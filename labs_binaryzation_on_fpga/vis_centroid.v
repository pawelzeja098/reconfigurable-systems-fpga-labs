==> flow/design.v <==
`timescale 1ns / 1ps
module vis_centroid
#(
    parameter IMG_H = 64,
    parameter IMG_W = 64
)(
    input clk,
    input de,
    input hsync,
    input vsync,
    input[23:0] pixel_in,
    input[10:0] x,
    input[10:0] y,   
    output de_out,
    output hsync_out,
    output vsync_out,
    output[23:0] pixel_out
    );
reg [10:0] x_pos = 11'd0;
reg [10:0] y_pos = 11'd0;
always @(posedge clk)
begin
    if(vsync == 1'b1) 
    begin
        x_pos <= 11'd0;
        y_pos <= 11'd0;
    end
    else
    begin
        if(de == 1'b1)
        begin
            x_pos <= x_pos + 1;
            if(x_pos == IMG_W - 1)
            begin
                x_pos <= 11'b0;
                y_pos <= y_pos + 1;
            end
         end
    end 
end
assign {de_out,vsync_out,hsync_out} = {de,vsync,hsync};
assign pixel_out[23:16] = (x_pos == x || y_pos == y) ? 8'd255 : pixel_in[23:16];
assign pixel_out[15:0] = (x_pos == x || y_pos == y) ? 16'd0 : pixel_in[15:0];
endmodule
Reports on vis_centroid:

Tool output for the design above, in the order of the flow.
Lines are those of the file above, counted from 1.
Library cell names are shortened.
A cell with n/a has no value.

* top: vis_centroid
* clock: clk
* library: sky130hd
* timing corner: tt_025C_1v80

Word-level counts:

Counts by Yosys on the flattened word-level netlist (proc, flatten, opt, wreduce; memories kept). Register bits leave out memories and registers merged into their read ports (data or address); mux counts leave out enables and synchronous resets folded into registers. Print and check cells are left out. Cells with the same type and inputs are merged into one.

* reduce/logical cells: 2
* mux-type cells: 3
* equal/unequal tests: 3
* add/subtract/negate cells: 2

Operators by type and width (count)
* adder 11 x 1 -> 11 bit (second input constant): 2
* equality test 11 bit: 2
* 2-to-1 mux 16 bit: 1
* equality test 11 x 6 -> 1 bit (second input constant): 1
* 2-to-1 mux 11 bit: 1
* 2-to-1 mux 8 bit: 1
* AND reduction 2 bit: 1
* logical OR 1 bit: 1

* input port bits: 50
* bits in registers: 22
* output and inout bits: 27
* cells after elaboration: 12

Longest topological paths:

Depth = most cells in a row (Yosys ltp): at word level without a register or memory, in the mapped netlist without a sequential cell, where the memories' decode and read muxes count.

* depth in word-level cells: 3
* ABC_AREA: 1
* mapped depth: 10

After synthesis:

Yosys stat after the flow's synthesis: flattened, memories mapped to cells. It holds for the ABC_AREA given above (unset counts as 0); a run with the other value may have another netlist.

* cells in the netlist: 279
* chip area (Yosys): 0.0016904 mm²
* buffers: 7
* flip-flop cells: 22
* area of sequential cells: 0.0004404 mm²

Cells by type (count)
* dfxtp_1: 22
* nand2_1: 75
* inv_1: 49
* nor2_1: 49
* xnor2_1: 13
* nand3b_1: 10
* nand3_1: 14
* a21oi_1: 10
* xor2_1: 5
* nand3_2: 3
* ha_1: 2
* nand2_2: 4
* o21ai_0: 5
* buf_4: 3
* buf_6: 2
* nor2_4: 2
* nor3_1: 4
* nor3_4: 1

Not listed: further types 5, cells in them 6.

Timing after synthesis:

Path of least setup slack by OpenSTA after synthesis, without wires, with an ideal clock, recovery checks aside; 20% of the period is set as input and as output delay. Where synthesis merged equal registers, the netlist keeps one of their names.

* path type: input -> output
* start point: input y[0]
* end point: output pixel_out[10]
* path slack: 822 ps
* required time: 2160 ps
* path delay: 798 ps
* driving pins on the path: 9
* path buffers: 1
* external output delay: 540 ps
* external input delay: 540 ps
* arrival: 1338 ps
* period: 2700 ps
* synthesis period reached: 1878 ps

"path delay" = arrival - input delay + setup time.
At an output port there is no setup time.
"driving pins on the path" counts driving pins, that of a launching flip-flop among them; a cell with two outputs on the path counts twice.
"synthesis period reached" = period - worst setup slack (recovery checks aside). The figure is calculated, with input and output delays left at 20% of the set period.
Between the ends stands the longest chain of elaborated cells between them, by number of cells; it is not shown to be the way that was timed. Of several equally long chains one is given.
Each line given opens the expression or statement behind the cell; cells for indexed reads and writes are added by Yosys, which also makes memories of some case tables.

* path through: inv_1 > nand2_1 > nand2_1 > nand2_1 > nor2_1 > nand3_2 > nand2_2 > buf_6 > nor2_1
* length of the longest elaborated chain: 3
* elaborated cells on any way between the ends: 3
* those cells by class: eq/ne: 1; mux: 1; reduce/logical: 1

Ends and longest elaborated chain, after synthesis
* start, declared: RTL line 13 `input[10:0] y,`
* equality test 11 bit: RTL line 43 `assign pixel_out[15:0] = (x_pos == x || y_pos == y) ? 16'd0 : pixel_in[15:0];`
* logical OR 1 bit: RTL line 43
* 2-to-1 mux 16 bit: RTL line 43
* end, declared: RTL line 17 `output[23:0] pixel_out`

Worst path after layout:

From the final timing report of flow run 1: the path of least setup slack in the routed layout; clock arrival at registers is part of the times.
The report prints the path's times to 10 ps; the period is as set.

* path type: register -> output
* start point: register x_pos[0]
* end point: output pixel_out[0]
* required time: 1350 ps
* arrival: 1580 ps
* driving pins on the path: 11
* period: 1690 ps
* path buffers: 2
* external output delay: 340 ps
* path slack: -230 ps

Between the ends stands the longest chain of elaborated cells between them, by number of cells; it is not shown to be the way that was timed. Of several equally long chains one is given.
A register here has more assigning lines than the two given.

* path through: dfxtp_2 > inv_2 > nand2_2 > nand2_2 > nand2_2 > nor2_4 > nand3_4 > nand2_4 > buf_6 > nor2_1 > buf_2
* length of the longest elaborated chain: 3
* elaborated cells on any way between the ends: 3
* those cells by class: eq/ne: 1; mux: 1; reduce/logical: 1

Ends and longest elaborated chain, after layout
* start, declared: RTL line 19 `reg [10:0] x_pos = 11'd0;`
* start, assigned: RTL line 25 `x_pos <= 11'd0;`
* start, assigned: RTL line 32 `x_pos <= x_pos + 1;`
* equality test 11 bit: RTL line 43 `assign pixel_out[15:0] = (x_pos == x || y_pos == y) ? 16'd0 : pixel_in[15:0];`
* logical OR 1 bit: RTL line 43
* 2-to-1 mux 16 bit: RTL line 43
* end, declared: RTL line 17 `output[23:0] pixel_out`

Subject: vis_centroid on sky130hd, stored results

Hello all,

vis_centroid through Yosys and OpenROAD on sky130hd: 2 stored runs, unordered, with their settings and measured results. The constraints put input and output delay at 20% of the set period each and load the outputs with 0.01 pF.
By "worst path time" is meant the share of the clock period that the worst setup path is allowed (20% is reserved at inputs, 20% at outputs), minus its slack. Clock arrival times at its registers enter into it.
"worst path time" is known to 10 ps.

### Flow run 1

==> flow/run.sh <==
#!/bin/bash
# the make line also repeats the synthesis and layout settings of config.mk as NAME=value (left out here)
make -C /OpenROAD-flow-scripts/flow DESIGN_CONFIG=/design/flow/config.mk WORK_HOME=/design/flow/orfs CLKGATE_MAP_FILE= finish
==> flow/config.mk <==
export PLATFORM = sky130hd
export DESIGN_NAME = vis_centroid
export DESIGN_NICKNAME = vis_centroid
export VERILOG_FILES = /design/flow/design.v
export SDC_FILE = /design/flow/constraint.sdc
export NUM_CORES = 4
export LEC_CHECK = 0
export ABC_AREA = 1
export CAP_MARGIN = 20
export CELL_PAD_IN_SITES_GLOBAL_PLACEMENT = 0
export CORE_MARGIN = 2
export CORE_UTILIZATION = 18
export GPL_TIMING_DRIVEN = 1
export MAX_ROUTING_LAYER = met4
export PLACE_DENSITY = 0.52
export SETUP_SLACK_MARGIN = 0.14
export SLEW_MARGIN = 20
==> flow/constraint.sdc <==
create_clock -name core_clock -period 1.69 [get_ports {clk}]
set_input_delay 0.3380 -clock core_clock [delete_from_list [all_inputs] [get_ports {clk}]]
set_output_delay 0.3380 -clock core_clock [all_outputs]
set_load 0.01 [all_outputs]

Results of flow run 1:
- Worst hold slack in the final report: 563 ps
- Standard-cell area after layout: 0.0031042 mm²
- Die footprint: 0.0101818 mm²
- Utilization after routing: 0.338
- Setup slack of the worst path: -229 ps
- Worst path time: 1580 ps
- Type of the worst setup path: register -> output
- Area of the synthesized netlist: 0.0016904 mm²

### Flow run 2

==> flow/run.sh <==
#!/bin/bash
# the make line also repeats the synthesis and layout settings of config.mk as NAME=value (left out here)
make -C /OpenROAD-flow-scripts/flow DESIGN_CONFIG=/design/flow/config.mk WORK_HOME=/design/flow/orfs CLKGATE_MAP_FILE= finish
==> flow/config.mk <==
export PLATFORM = sky130hd
export DESIGN_NAME = vis_centroid
export DESIGN_NICKNAME = vis_centroid
export VERILOG_FILES = /design/flow/design.v
export SDC_FILE = /design/flow/constraint.sdc
export NUM_CORES = 4
export LEC_CHECK = 0
export CAP_MARGIN = 10
export CELL_PAD_IN_SITES_DETAIL_PLACEMENT = 2
export CORE_MARGIN = 6
export CORE_UTILIZATION = 47
export GPL_ROUTABILITY_DRIVEN = 1
export PLACE_DENSITY_LB_ADDON = 0.09
export SETUP_SLACK_MARGIN = 0.46
export SLEW_MARGIN = 20
==> flow/constraint.sdc <==
create_clock -name core_clock -period 1.76 [get_ports {clk}]
set_input_delay 0.3520 -clock core_clock [delete_from_list [all_inputs] [get_ports {clk}]]
set_output_delay 0.3520 -clock core_clock [all_outputs]
set_load 0.01 [all_outputs]

Outcome of flow run 2: unfinished; tool error in placement

Thanks
