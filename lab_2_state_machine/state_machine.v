==> flow/design.v <==
`timescale 1ns / 1ps
module state_machine(
    input wire clk,
    input wire rst,
    input wire send,
    input wire [7:0]data,
    output reg txd = 0
    );
localparam STATE0=2'd0;
localparam STATE1=2'd1;
localparam STATE2=2'd2;
localparam STATE3=2'd3;
reg [1:0]state = STATE0;   
reg [7:0]tdata;
integer cnt = 7;
integer i;
reg send_prev = 0;
always @(posedge clk) 
begin
    send_prev <= send; 
    if(rst) state <= STATE0;
    else
    begin
        case(state)
        STATE0:
        begin
        if (!send_prev && send) begin
            state <= STATE1;
            tdata <= data;
        end
    end
        STATE1:
        begin 
            txd <= 1;
            state <= STATE2;
        end
        STATE2:
        begin
            if (cnt >= 0) begin
                txd <= tdata[cnt];
                cnt = cnt - 1;
            end 
            else begin
                cnt = 7;
                state <= 2'b11;
           end
        end
        STATE3:
        begin
            txd <= 0;
            state <= STATE0;
        end
    endcase
end
end
endmodule
From RTL to reports: state_machine
Tool output for the design above, in the order of the flow.
Line numbers count from 1 in the design file above.
Operators: Yosys type, input widths -> output width; for muxes data width and select width s.
Library cell names are shortened.
The mark n/a stands for no value.

inputs
  top = state_machine
  clock = clk
  cell library = sky130hd
  library corner = tt_025C_1v80

After elaboration
Source: Yosys, flattened and elaborated, memories not mapped. Widths are those after wreduce. Registers that Yosys merges into a memory's read port (data or address) are not register bits. Print and check cells do not count. Equal cells are merged and count once.

bit counts
  flip-flop bits (word level) = 44
  bits in latches = 0
  RAM bits = 0
  memory bits (read-only) = 0
  word width x clocked read ports = 0
  memories kept = 0
  bits of input ports = 11
  output and inout port bits = 1
  word-level cells = 33

operators by class
  add/subtract/negate cells = 1
  multipliers = 0
  div/mod/pow operators = 0
  $lt $le $gt $ge = 1
  equality and inequality tests = 6
  shift-type cells = 1
  multiplexer cells = 7
  bitwise gates (word level) = 2
  reduce/logical cells = 10

operators with widths
  operator               number
  $mux 32                2
  $ge 32x1->1 const B    1
  $sub 32x2->32 const B  1
  $shiftx 8x32->1        1
  $reduce_and 3->1       3
  $pmux 2 s4             1
  $ne 2x2->1 const B     3
  $eq 2x2->1 const B     2
  $reduce_bool 4->1      1
  $mux 2                 2
  $reduce_bool 3->1      1
  $reduce_or 3->1        1
  $pmux 1 s3             1
  $not 1->1              2
  $eq 2x1->1 const B     1
  $logic_not 2->1        1
  $reduce_and 2->1       1
  $logic_and 1x1->1      1
  $logic_not 1->1        1
  $mux 1                 1

Logic depth
Yosys ltp: most cells in a row. Word level: on the elaborated netlist, between registers, memories and ports. Mapped: between sequential cells and ports; inverters and the memories' decode and read muxes count.

depth
  depth in word-level cells = 4
  ABC_AREA = 1
  mapped depth = 9
  gate-level depth less buffers = 9

Netlist
Source: synth_stat.txt of the flow (Yosys; design flattened, memories mapped). It holds for the ABC_AREA given above (unset counts as 0); a run with the other value may have another netlist.
Totals and module areas in this step are rounded.

cells by type
  cell      number  total area (µm²)
  edfxtp_1  41      1.23E+03
  nand2_1   77      289.027
  nor2_1    74      277.766
  inv_1     43      161.405
  a21oi_1   22      110.106
  o21ai_0   22      110.106
  ha_1      6       75.072
  dfxtp_1   3       60.058
  nand3_1   12      60.058
  nand2_4   3       33.782
  nor2_2    5       31.28
  nand4_1   4       25.024
  nor2_4    2       22.522
  nor2_8    1       20.019
  nor3_1    4       20.019
  o211ai_1  2       15.014
  o21a_1    2       15.014
  nand3_2   1       10.01

Other cell types: 8; their cells: 10.

mapped netlist
  cells in the netlist = 334
  chip area (Yosys) = 2621 µm²
  sequential part of the area = 1291 µm²
  flip-flops = 44
  buffers = 3

Path before layout
Path of least setup slack by OpenSTA after synthesis, without wires, with an ideal clock, recovery checks aside; 20% of the period is set as input and as output delay. Where synthesis merged equal registers, the netlist keeps one of their names.

timing after synthesis
  path type = flip-flop to flip-flop
  start = register state[0]
  end = register cnt[0]
  period = 2620 ps
  library setup time = 422 ps
  time at the first pin = 0 ps
  arrival time = 1947 ps
  data required time = 2198 ps
  path slack = 251 ps
  delay of the path = 2369 ps
  stages = 5
  buffers on the path = 0
  synthesis period reached = 2369 ps

"delay of the path" is the arrival time less input delay plus setup time.
"stages" counts driving pins, that of a launching flip-flop among them; a cell with two outputs on the path counts twice.
"synthesis period reached" = period - worst setup slack (recovery checks aside). The figure is calculated, with input and output delays left at 20% of the set period.
The rows between start and end are the longest chain of elaborated cells between them; the timing report does not say that the signal goes this way. Where chains are equally long, one stands for them.
A line is the first line of the expression or statement that the cell stems from. Yosys adds cells for indexed reads and writes and turns some case tables into memories.
A register here has more assigning lines than the two given.
Only ways into the end's enable, where the timed path ends, are counted here.

between the ends, after synthesis
  path through = dfxtp_1 inv_1 ha_1 inv_1 nor2_1
  length of the longest elaborated chain = 4
  elaborated cells on any way between the ends = 6
  RTL lines with such cells = 1
  classes of those cells = eq/ne (2); logic (1); reduce/logical (3)

ends and longest elaborated chain, after synthesis
  item              line  source
  from (decl)       13    reg [1:0]state = STATE0;
  from (assign)     21    if(rst) state <= STATE0;
  from (assign)     28    state <= STATE1;
  $eq 2x2->1        24    case(state)
  $reduce_or 3->1   n/a
  $not 1->1         n/a
  $reduce_and 2->1  n/a
  to (assign)       41    cnt = cnt - 1;
  to (assign)       44    cnt = 7;
  to (decl)         15    integer cnt = 7;

Worst path after layout
From the final timing report of run 1: the path of least setup slack in the routed layout; clock arrival at registers is part of the times.
The path's times are printed in steps of 10 ps; the period is the one set.

timing post-layout
  path type = flip-flop to flip-flop
  start = register cnt[8]
  end = register cnt[19]
  period = 1530 ps
  library setup time = 240 ps
  time at the first pin = 300 ps
  arrival time = 1680 ps
  data required time = 1580 ps
  path slack = -110 ps
  stages = 7
  buffers on the path = 0

The rows between start and end are the longest chain of elaborated cells between them; the timing report does not say that the signal goes this way. Where chains are equally long, one stands for them.

between the ends, post-layout
  path through = edfxtp_1 nor2_4 nand2_2 nor2_4 nand2_2 o21ai_1 a21oi_1
  length of the longest elaborated chain = 3
  elaborated cells on any way between the ends = 4
  RTL lines with such cells = 3
  classes of those cells = add/sub (1); compare (1); mux (2)

ends and longest elaborated chain, post-layout
  item           line  source
  from (decl)    15    integer cnt = 7;
  from (assign)  41    cnt = cnt - 1;
  from (assign)  44    cnt = 7;
  $sub 32x2->32  41
  $mux 32        39    if (cnt >= 0) begin
  $mux 32        24    case(state)
  to (assign)    41
  to (assign)    44
  to (decl)      15

Measured data: module state_machine, platform sky130hd, 2 stored runs of the flow under differing settings, order arbitrary. Input and output delays are each 20% of the period that was set; the output load is 0.01 pF.
By "clock period achieved" is meant the clock period of the run minus its worst setup slack. This is arithmetic on one report: input and output delays are still those of the set period (20% each).
"time on the worst setup path" is the time allowed to the run's worst setup path (the clock period less input and output delay, where it has them) less its slack. Clock arrival times count: a late capture clock shortens it, a late launch clock lengthens it.
"total design power" is the tool's figure for a default switching activity; nothing was simulated.
"time on the worst setup path" is given in steps of 10 ps.
The measured numbers are rounded.
Settings: . = not set for that run.

setting or result                       run 1                   run 2
period_ns                               1.53                    2.66
CORE_UTILIZATION                        18                      40
SETUP_SLACK_MARGIN                      0.01                    0.34
PLACE_DENSITY_LB_ADDON                  0.2                     .
CORE_MARGIN                             6                       2
CELL_PAD_IN_SITES_GLOBAL_PLACEMENT      1                       .
ABC_AREA                                1                       .
GPL_TIMING_DRIVEN                       0                       .
MIN_ROUTING_LAYER                       met2                    .
CAP_MARGIN                              20                      20
SLEW_MARGIN                             20                      20
smallest setup slack (ps)               -108                    399
worst hold slack (ps)                   485                     524
standard-cell area after routing (µm²)  3796                    2751
total negative setup slack (ps)         -764                    0
time on the worst setup path (ps)       1640                    2260
worst setup path kind                   flip-flop to flip-flop  flip-flop to flip-flop
total design power (mW)                 3.823                   1.746
area of the synthesized netlist (µm²)   2621                    2362
clock period achieved (ps)              1638                    2261
utilization after layout (%)            27.0                    49.1
area inside the die boundary (µm²)      17600                   6537
